==> flow/design.v <==
module cabin_moore_fsm (
    input  wire       clk,
    input  wire       reset_n,
    input  wire       en,             
    input  wire [2:0] flight_phase,
    input  wire       phase_stable,
    input  wire       fault_detected,
    input  wire       maintenance_mode,
    output reg        system_locked,
    output reg        seatbelt_force_on,
    output reg        lighting_force_en,
    output reg  [1:0] lighting_forced_mode,
    output reg        fault_alert,
    output reg  [3:0] state_debug
);
    localparam [3:0]
        S_GROUND          = 4'd0,
        S_TAXI            = 4'd1,
        S_TAKEOFF_LOCKED  = 4'd2,
        S_CLIMB           = 4'd3,
        S_CRUISE          = 4'd4,
        S_DESCENT         = 4'd5,
        S_LANDING_LOCKED  = 4'd6,
        S_FAULT_SAFE      = 4'd7,
        S_MAINTENANCE     = 4'd8;
    reg [3:0] state, next_state;
    always @(posedge clk) begin
        if (!reset_n)
            state <= S_GROUND;
        else if (!en)
            state <= state;  
        else
            state <= next_state;
    end
    always @(*) begin
        next_state = state;
        if (maintenance_mode)
            next_state = S_MAINTENANCE;
        else if (fault_detected)
            next_state = S_FAULT_SAFE;
        else if (!phase_stable) begin
            next_state = state;
        end else begin
            case (flight_phase)
                3'b000: next_state = S_GROUND;
                3'b001: next_state = S_TAXI;
                3'b010: next_state = S_TAKEOFF_LOCKED;
                3'b011: next_state = S_CLIMB;
                3'b100: next_state = S_CRUISE;
                3'b101: next_state = S_DESCENT;
                3'b110: next_state = S_LANDING_LOCKED;
                default: next_state = S_FAULT_SAFE;  
            endcase
        end
    end
    always @(*) begin
        system_locked        = 1'b0;
        seatbelt_force_on    = 1'b0;
        lighting_force_en    = 1'b0;
        lighting_forced_mode = 2'b01;  
        fault_alert          = 1'b0;
        case (state)
            S_GROUND: begin
                system_locked     = 1'b0;
                seatbelt_force_on = 1'b0;
                lighting_force_en = 1'b0;  
            end
            S_TAXI: begin
                system_locked     = 1'b0;  
                seatbelt_force_on = 1'b1;
                lighting_force_en = 1'b1;
                lighting_forced_mode = 2'b01;  
            end
            S_TAKEOFF_LOCKED: begin
                system_locked     = 1'b1;
                seatbelt_force_on = 1'b1;
                lighting_force_en = 1'b1;
                lighting_forced_mode = 2'b01;  
            end
            S_CLIMB: begin
                system_locked     = 1'b1;  
                seatbelt_force_on = 1'b1;
                lighting_force_en = 1'b1;
                lighting_forced_mode = 2'b01;  
            end
            S_CRUISE: begin
                system_locked     = 1'b0;
                seatbelt_force_on = 1'b0;    
                lighting_force_en = 1'b0;    
            end
            S_DESCENT: begin
                system_locked     = 1'b0;  
                seatbelt_force_on = 1'b1;
                lighting_force_en = 1'b1;
                lighting_forced_mode = 2'b01;  
            end
            S_LANDING_LOCKED: begin
                system_locked     = 1'b1;
                seatbelt_force_on = 1'b1;
                lighting_force_en = 1'b1;
                lighting_forced_mode = 2'b01;  
            end
            S_FAULT_SAFE: begin
                system_locked     = 1'b1;
                seatbelt_force_on = 1'b1;
                lighting_force_en = 1'b1;
                lighting_forced_mode = 2'b11;  
                fault_alert       = 1'b1;
            end
            S_MAINTENANCE: begin
                system_locked     = 1'b1;
                seatbelt_force_on = 1'b1;
                lighting_force_en = 1'b1;
                lighting_forced_mode = 2'b10;  
                fault_alert       = 1'b0;
            end
            default: begin
                system_locked     = 1'b1;
                seatbelt_force_on = 1'b1;
                lighting_force_en = 1'b1;
                lighting_forced_mode = 2'b11;
                fault_alert       = 1'b1;
            end
        endcase
    end
    always @(*) begin
        state_debug = state;
    end
endmodule
`timescale 1ns / 1ps
module cabin_system_top (
    input  wire       clk,
    input  wire       reset_n,
    input  wire [2:0] flight_phase,
    input  wire       seatbelt_cmd,
    input  wire       lighting_cmd,
    input  wire       maintenance_mode,
    input  wire       fault_detected,
    output wire       seatbelt_on,
    output wire [1:0] lighting_mode,
    output wire       system_locked,
    output wire       fault_alert,
    output wire       phase_stable,
    output wire [3:0] state_debug
);
    wire sys_en = ~maintenance_mode;
    phase_stabilizer #(.STABLE_CYCLES(6)) u_phase_stable (
        .clk(clk),
        .reset_n(reset_n),
        .en(sys_en),
        .flight_phase(flight_phase),
        .phase_stable(phase_stable)
    );
    wire fsm_locked;
    wire seatbelt_force_on;
    wire lighting_force_en;
    wire [1:0] lighting_forced_mode;
    cabin_moore_fsm u_fsm (
        .clk(clk),
        .reset_n(reset_n),
        .en(sys_en),
        .flight_phase(flight_phase),
        .phase_stable(phase_stable),
        .fault_detected(fault_detected),
        .maintenance_mode(maintenance_mode),
        .system_locked(fsm_locked),
        .seatbelt_force_on(seatbelt_force_on),
        .lighting_force_en(lighting_force_en),
        .lighting_forced_mode(lighting_forced_mode),
        .fault_alert(fault_alert),
        .state_debug(state_debug)
    );
    assign system_locked = fsm_locked;
    wire allow_cmds = sys_en && phase_stable && !fsm_locked;
    wire seatbelt_pulse;
    wire lighting_pulse;
    command_latch u_cmds (
        .clk(clk),
        .reset_n(reset_n),
        .allow_cmds(allow_cmds),
        .seatbelt_cmd(seatbelt_cmd),
        .lighting_cmd(lighting_cmd),
        .seatbelt_pulse(seatbelt_pulse),
        .lighting_pulse(lighting_pulse)
    );
    reg seatbelt_state;
    always @(posedge clk) begin
        if (!reset_n) begin
            seatbelt_state <= 1'b1;  
        end else if (!sys_en) begin
            seatbelt_state <= seatbelt_state;  
        end else begin
            if (seatbelt_force_on)
                seatbelt_state <= 1'b1;
            else if (seatbelt_pulse)
                seatbelt_state <= ~seatbelt_state;  
        end
    end
    assign seatbelt_on = seatbelt_state;
    reg [1:0] lighting_state;
    wire lighting_delay_done;
    lighting_transition_timer #(.DELAY_CYCLES(5)) u_light_delay (
        .clk(clk),
        .reset_n(reset_n),
        .en(sys_en),
        .start(lighting_pulse),
        .done(lighting_delay_done)
    );
    always @(posedge clk) begin
        if (!reset_n) begin
            lighting_state <= 2'b01;  
        end else if (!sys_en) begin
            lighting_state <= lighting_state;  
        end else begin
            if (lighting_force_en) begin
                lighting_state <= lighting_forced_mode;
            end else begin
                if (lighting_delay_done) begin
                    case (lighting_state)
                        2'b00: lighting_state <= 2'b01;  
                        2'b01: lighting_state <= 2'b10;  
                        2'b10: lighting_state <= 2'b00;  
                        default: lighting_state <= 2'b00;
                    endcase
                end
            end
        end
    end
    assign lighting_mode = lighting_state;
endmodule
module command_latch (
    input  wire clk,
    input  wire reset_n,
    input  wire allow_cmds,         
    input  wire seatbelt_cmd,       
    input  wire lighting_cmd,       
    output wire seatbelt_pulse,     
    output wire lighting_pulse      
);
    reg seatbelt_prev;
    reg lighting_prev;
    always @(posedge clk) begin
        if (!reset_n) begin
            seatbelt_prev <= 1'b0;
            lighting_prev <= 1'b0;
        end else if (allow_cmds) begin
            seatbelt_prev <= seatbelt_cmd;
            lighting_prev <= lighting_cmd;
        end
    end
    assign seatbelt_pulse = allow_cmds && seatbelt_cmd && !seatbelt_prev;
    assign lighting_pulse = allow_cmds && lighting_cmd && !lighting_prev;
endmodule
module lighting_transition_timer #(
    parameter integer DELAY_CYCLES = 5
)(
    input  wire clk,
    input  wire reset_n,
    input  wire en,           
    input  wire start,        
    output reg  done          
);
    reg [3:0] count;
    reg       running;
    always @(posedge clk) begin
        if (!reset_n) begin
            count   <= 4'b0000;
            running <= 1'b0;
            done    <= 1'b0;
        end else if (!en) begin
            count   <= count;
            running <= running;
            done    <= 1'b0;
        end else begin
            done <= 1'b0;
            if (start && !running) begin
                running <= 1'b1;
                count   <= 4'b0000;
            end else if (running) begin
                if (count == (DELAY_CYCLES-1)) begin
                    running <= 1'b0;
                    done    <= 1'b1;
                end else begin
                    count <= count + 4'b0001;
                end
            end
        end
    end
endmodule
module phase_stabilizer #(
    parameter integer STABLE_CYCLES = 6   
)(
    input  wire       clk,
    input  wire       reset_n,
    input  wire       en,                  
    input  wire [2:0] flight_phase,
    output reg        phase_stable
);
    reg [2:0] last_phase;
    reg [3:0] count;        
    reg       counting;
    always @(posedge clk) begin
        if (!reset_n) begin
            last_phase   <= 3'b000;
            count        <= 4'b0000;
            counting     <= 1'b0;
            phase_stable <= 1'b1;   
        end else if (!en) begin
            last_phase   <= last_phase;
            count        <= count;
            counting     <= counting;
            phase_stable <= phase_stable;
        end else begin
            if (flight_phase != last_phase) begin
                last_phase   <= flight_phase;
                count        <= 4'b0000;
                counting     <= 1'b1;
                phase_stable <= 1'b0;
            end else if (counting) begin
                if (count == (STABLE_CYCLES-1)) begin
                    counting     <= 1'b0;
                    phase_stable <= 1'b1;
                end else begin
                    count        <= count + 4'b0001;
                    phase_stable <= 1'b0;
                end
            end else begin
                phase_stable <= 1'b1;
            end
        end
    end
endmodule
From RTL to reports: cabin_system_top

Tool output for the design above, in the order of the flow.
Lines are those of the file above, counted from 1.
Operators carry their Yosys type and port widths (W data, S select, Z words).
Cell names lack the library's common part.
Not given: n/a

Top: cabin_system_top
Clock: clk
Cell library: sky130hd
Timing corner: tt_025C_1v80

Word level

Source: Yosys, flattened and elaborated, memories not mapped. Widths are those after wreduce. Print and check cells do not count. Equal cells are merged and count once.
Yosys's memory passes give these memory sizes; they may raise the number of words (mostly to a power of two), join words into wider ones and drop unused or constant bits.

Memories: 1
Clocked read ports x word width: 6
Register bits after elaboration: 24
Elaborated cells: 82
Bits in latches: 0
Memory bits (read-only): 96
Bits of input ports: 9
Bits in writable memories: 0

Memory list:

| memory           | words | width | read ports | write ports | line | text |
| (name not given) | 16    | 6     | 1          | 0           | 62   | `case (state)` |

Shifts and indexed selects: 0
Add/sub/neg operators: 2
$mul: 0
Bitwise operators: 4
Divide/modulo/power cells: 0
$lt $le $gt $ge: 0
Equal/unequal tests: 12
Muxes and demuxes: 26
Reductions and logical operators: 25

Operators by type and width:

| cell                  | count |
| $mux W4               | 10 |
| $pmux W3 S7           | 1 |
| $mux W1               | 12 |
| $reduce_bool A2 Y1    | 5 |
| $eq A3 B3 Y1 const B  | 3 |
| $reduce_and A2 Y1     | 4 |
| $add A4 B1 Y4 const B | 2 |
| $eq A4 B3 Y1 const B  | 2 |
| $logic_and A1 B1 Y1   | 7 |
| $eq A3 B2 Y1 const B  | 2 |
| $reduce_and A3 Y1     | 2 |
| $not A1 Y1            | 4 |
| $logic_not A1 Y1      | 4 |
| $ne A2 B1 Y1 const B  | 2 |
| $reduce_or A4 Y1      | 1 |
| $pmux W2 S2           | 1 |
| $mux W2               | 2 |
| $eq A3 B1 Y1 const B  | 1 |
| $ne A3 B3 Y1          | 1 |
| $logic_not A3 Y1      | 1 |
| $eq A2 B1 Y1 const B  | 1 |
| $logic_not A2 Y1      | 1 |

Depth

Yosys ltp: most cells in a row. Word level: on the elaborated netlist, between registers, memories and ports. Mapped: between sequential cells and ports; inverters and the memories' decode and read muxes count.

Word-level depth: 8
ABC_AREA: 1
Gate-level depth with buffers: 8
Gate-level depth less buffers: 8

Mapped cells and area

The flow's flattened synthesis, as Yosys stat reports it; memories are mapped. The netlist is that of the ABC_AREA named above (0 if unset); the other value can give another one.
Totals and module areas in this step are rounded.

Cell types:

| type     | count |
| dfxtp_1  | 26 |
| nand2_1  | 35 |
| nand3_1  | 22 |
| inv_1    | 23 |
| a21oi_1  | 10 |
| ha_1     | 4 |
| nor2_1   | 11 |
| o21ai_0  | 7 |
| nand2_2  | 5 |
| xor2_1   | 3 |
| o211ai_1 | 3 |
| o21ai_2  | 2 |
| xnor2_1  | 2 |
| a21oi_4  | 1 |
| nand3b_1 | 2 |
| nand4_2  | 1 |
| o211ai_2 | 1 |
| buf_6    | 1 |

Not listed: further types 11, cells in them 12.

Cells in the netlist: 171
Sequential area: 520 µm²
Buffers: 3
Flip-flop cells: 26
Mapped area: 1300 µm²

Worst setup path after synthesis

Source: OpenSTA report_checks on the synthesized netlist (no wires, ideal clock, input and output delay 20% of the period each), path of least setup slack; recovery checks are left aside. Register names are those of the netlist, which keeps one name where synthesis merged equal registers.

Path type: register to register
Start point: register u_phase_stable.count[1]
End point: register u_phase_stable.count[1]
Setup time: 0.072 ns
Path buffers: 0
Clock period: 1.64 ns
Required time: 1.568 ns
Launch time at the first pin: 0.000 ns
Delay of the path: 1.191 ns
Arrival: 1.119 ns
Driving pins on the path: 8
Setup slack: 0.449 ns
Period reached after synthesis: 1.191 ns

"delay of the path" is the arrival time less input delay plus setup time.
"driving pins on the path": output pins that drive a net of the path, with the launching flip-flop's if there is one; two outputs of one cell count as two.
"period reached after synthesis" = period - worst setup slack (recovery checks aside). The figure is calculated, with input and output delays left at 20% of the set period.
The rows between start and end are the longest chain of elaborated cells between them; the timing report does not say that the signal goes this way. Where chains are equally long, one stands for them.
A line is the first line of the expression or statement that the cell stems from. Yosys adds cells for indexed reads and writes and turns some case tables into memories.
A register here has more assigning lines than the two given.

Cells stage by stage: dfxtp_1 inv_1 ha_1 nand3_1 nand3_1 nor2_1 nand3_1 a21oi_1
Length of the longest elaborated chain: 4
Elaborated cells between the ends (all ways): 7
Source lines of those cells: 4

Ends and longest elaborated chain, after synthesis:

| element       | line | text |
| from (decl)   | 300  | `reg [3:0] count;` |
| from (assign) | 310  | `count        <= count;` |
| from (assign) | 324  | `count        <= count + 4'b0001;` |
| $add A4 B1 Y4 | 324  |  |
| $mux W4       | 320  | `if (count == (STABLE_CYCLES-1)) begin` |
| $mux W4       | 319  | `end else if (counting) begin` |
| $mux W4       | 314  | `if (flight_phase != last_phase) begin` |
| to (assign)   | 310  |  |
| to (assign)   | 324  |  |
| to (decl)     | 300  |  |

Worst path after layout

Path of least setup slack in the final report of run 2 (OpenROAD, finished layout, wires in). Where an end is a register, its clock arrival counts in the times.

Path type: register to register
Start point: register u_phase_stable.count[0]
End point: register u_phase_stable.count[2]
Launch time at the first pin: 0.27 ns
Arrival: 1.34 ns
Clock period: 1.12 ns
Required time: 1.33 ns
Driving pins on the path: 7
Path buffers: 1
Setup slack: -0.01 ns
Setup time: 0.06 ns

The rows between start and end are the longest chain of elaborated cells between them; the timing report does not say that the signal goes this way. Where chains are equally long, one stands for them.
A register here has more assigning lines than the two given.

Cells stage by stage: dfxtp_2 buf_6 ha_4 xnor2_2 nor2_1 nand3_1 a21oi_1
Length of the longest elaborated chain: 4
Elaborated cells between the ends (all ways): 7
Source lines of those cells: 4

Ends and longest elaborated chain, after layout:

| element       | line | text |
| from (decl)   | 300  | `reg [3:0] count;` |
| from (assign) | 310  | `count        <= count;` |
| from (assign) | 324  | `count        <= count + 4'b0001;` |
| $add A4 B1 Y4 | 324  |  |
| $mux W4       | 320  | `if (count == (STABLE_CYCLES-1)) begin` |
| $mux W4       | 319  | `end else if (counting) begin` |
| $mux W4       | 314  | `if (flight_phase != last_phase) begin` |
| to (assign)   | 310  |  |
| to (assign)   | 324  |  |
| to (decl)     | 300  |  |

Lab notebook: cabin_system_top

Flow measurements of cabin_system_top on sky130hd: 2 stored runs with different settings, listed in no order. Input and output delays are each 20% of the period that was set; the output load is 0.01 pF.
"achieved clock period" = clock period - worst setup slack. The figure is calculated, with input and output delays left at 20% of the set period.
"worst path time" = time allowed to the worst setup path (clock period - input delay - output delay, where it has them) - its slack; a late launch clock adds to it, a late capture clock takes from it.
"power consumption" is the tool's figure for a default switching activity; nothing was simulated.
The results are shown rounded.
Among the settings, . means not set for that run.
A result given as . is not shown for that run.

| item                                   | run 1 | run 2                |
| period_ns                              | 1.02  | 1.12                 |
| CORE_UTILIZATION                       | 36    | 23                   |
| SETUP_SLACK_MARGIN                     | 0.03  | .                    |
| PLACE_DENSITY_LB_ADDON                 | 0.0   | .                    |
| HOLD_SLACK_MARGIN                      | 0.02  | .                    |
| CORE_MARGIN                            | 7     | 2                    |
| CELL_PAD_IN_SITES_DETAIL_PLACEMENT     | 2     | 0                    |
| TNS_END_PERCENT                        | 80    | .                    |
| ABC_AREA                               | 0     | 1                    |
| MIN_ROUTING_LAYER                      | met2  | .                    |
| MAX_ROUTING_LAYER                      | met4  | .                    |
| CAP_MARGIN                             | 20    | 20                   |
| SLEW_MARGIN                            | 20    | 25                   |
| PLACE_DENSITY                          | .     | 0.85                 |
| CORE_ASPECT_RATIO                      | .     | 0.82                 |
| CELL_PAD_IN_SITES_GLOBAL_PLACEMENT     | .     | 2                    |
| GPL_TIMING_DRIVEN                      | .     | 1                    |
| GPL_ROUTABILITY_DRIVEN                 | .     | 0                    |
| netlist area reported by Yosys (µm²)   | .     | 1300                 |
| die footprint (µm²)                    | .     | 6200                 |
| standard-cell area after routing (µm²) | .     | 2000                 |
| post-route utilization (%)             | .     | 37                   |
| smallest setup slack (ns)              | .     | -0.012               |
| sum of negative setup slack (ns)       | .     | -0.012               |
| worst-case hold slack (ns)             | .     | 0.40                 |
| power consumption (mW)                 | .     | 2.1                  |
| achieved clock period (ns)             | .     | 1.132                |
| worst path time (ns)                   | .     | 1.13                 |
| worst setup path kind                  | .     | register to register |

Run 1: no final report: clock tree synthesis broke off with DPL-0033
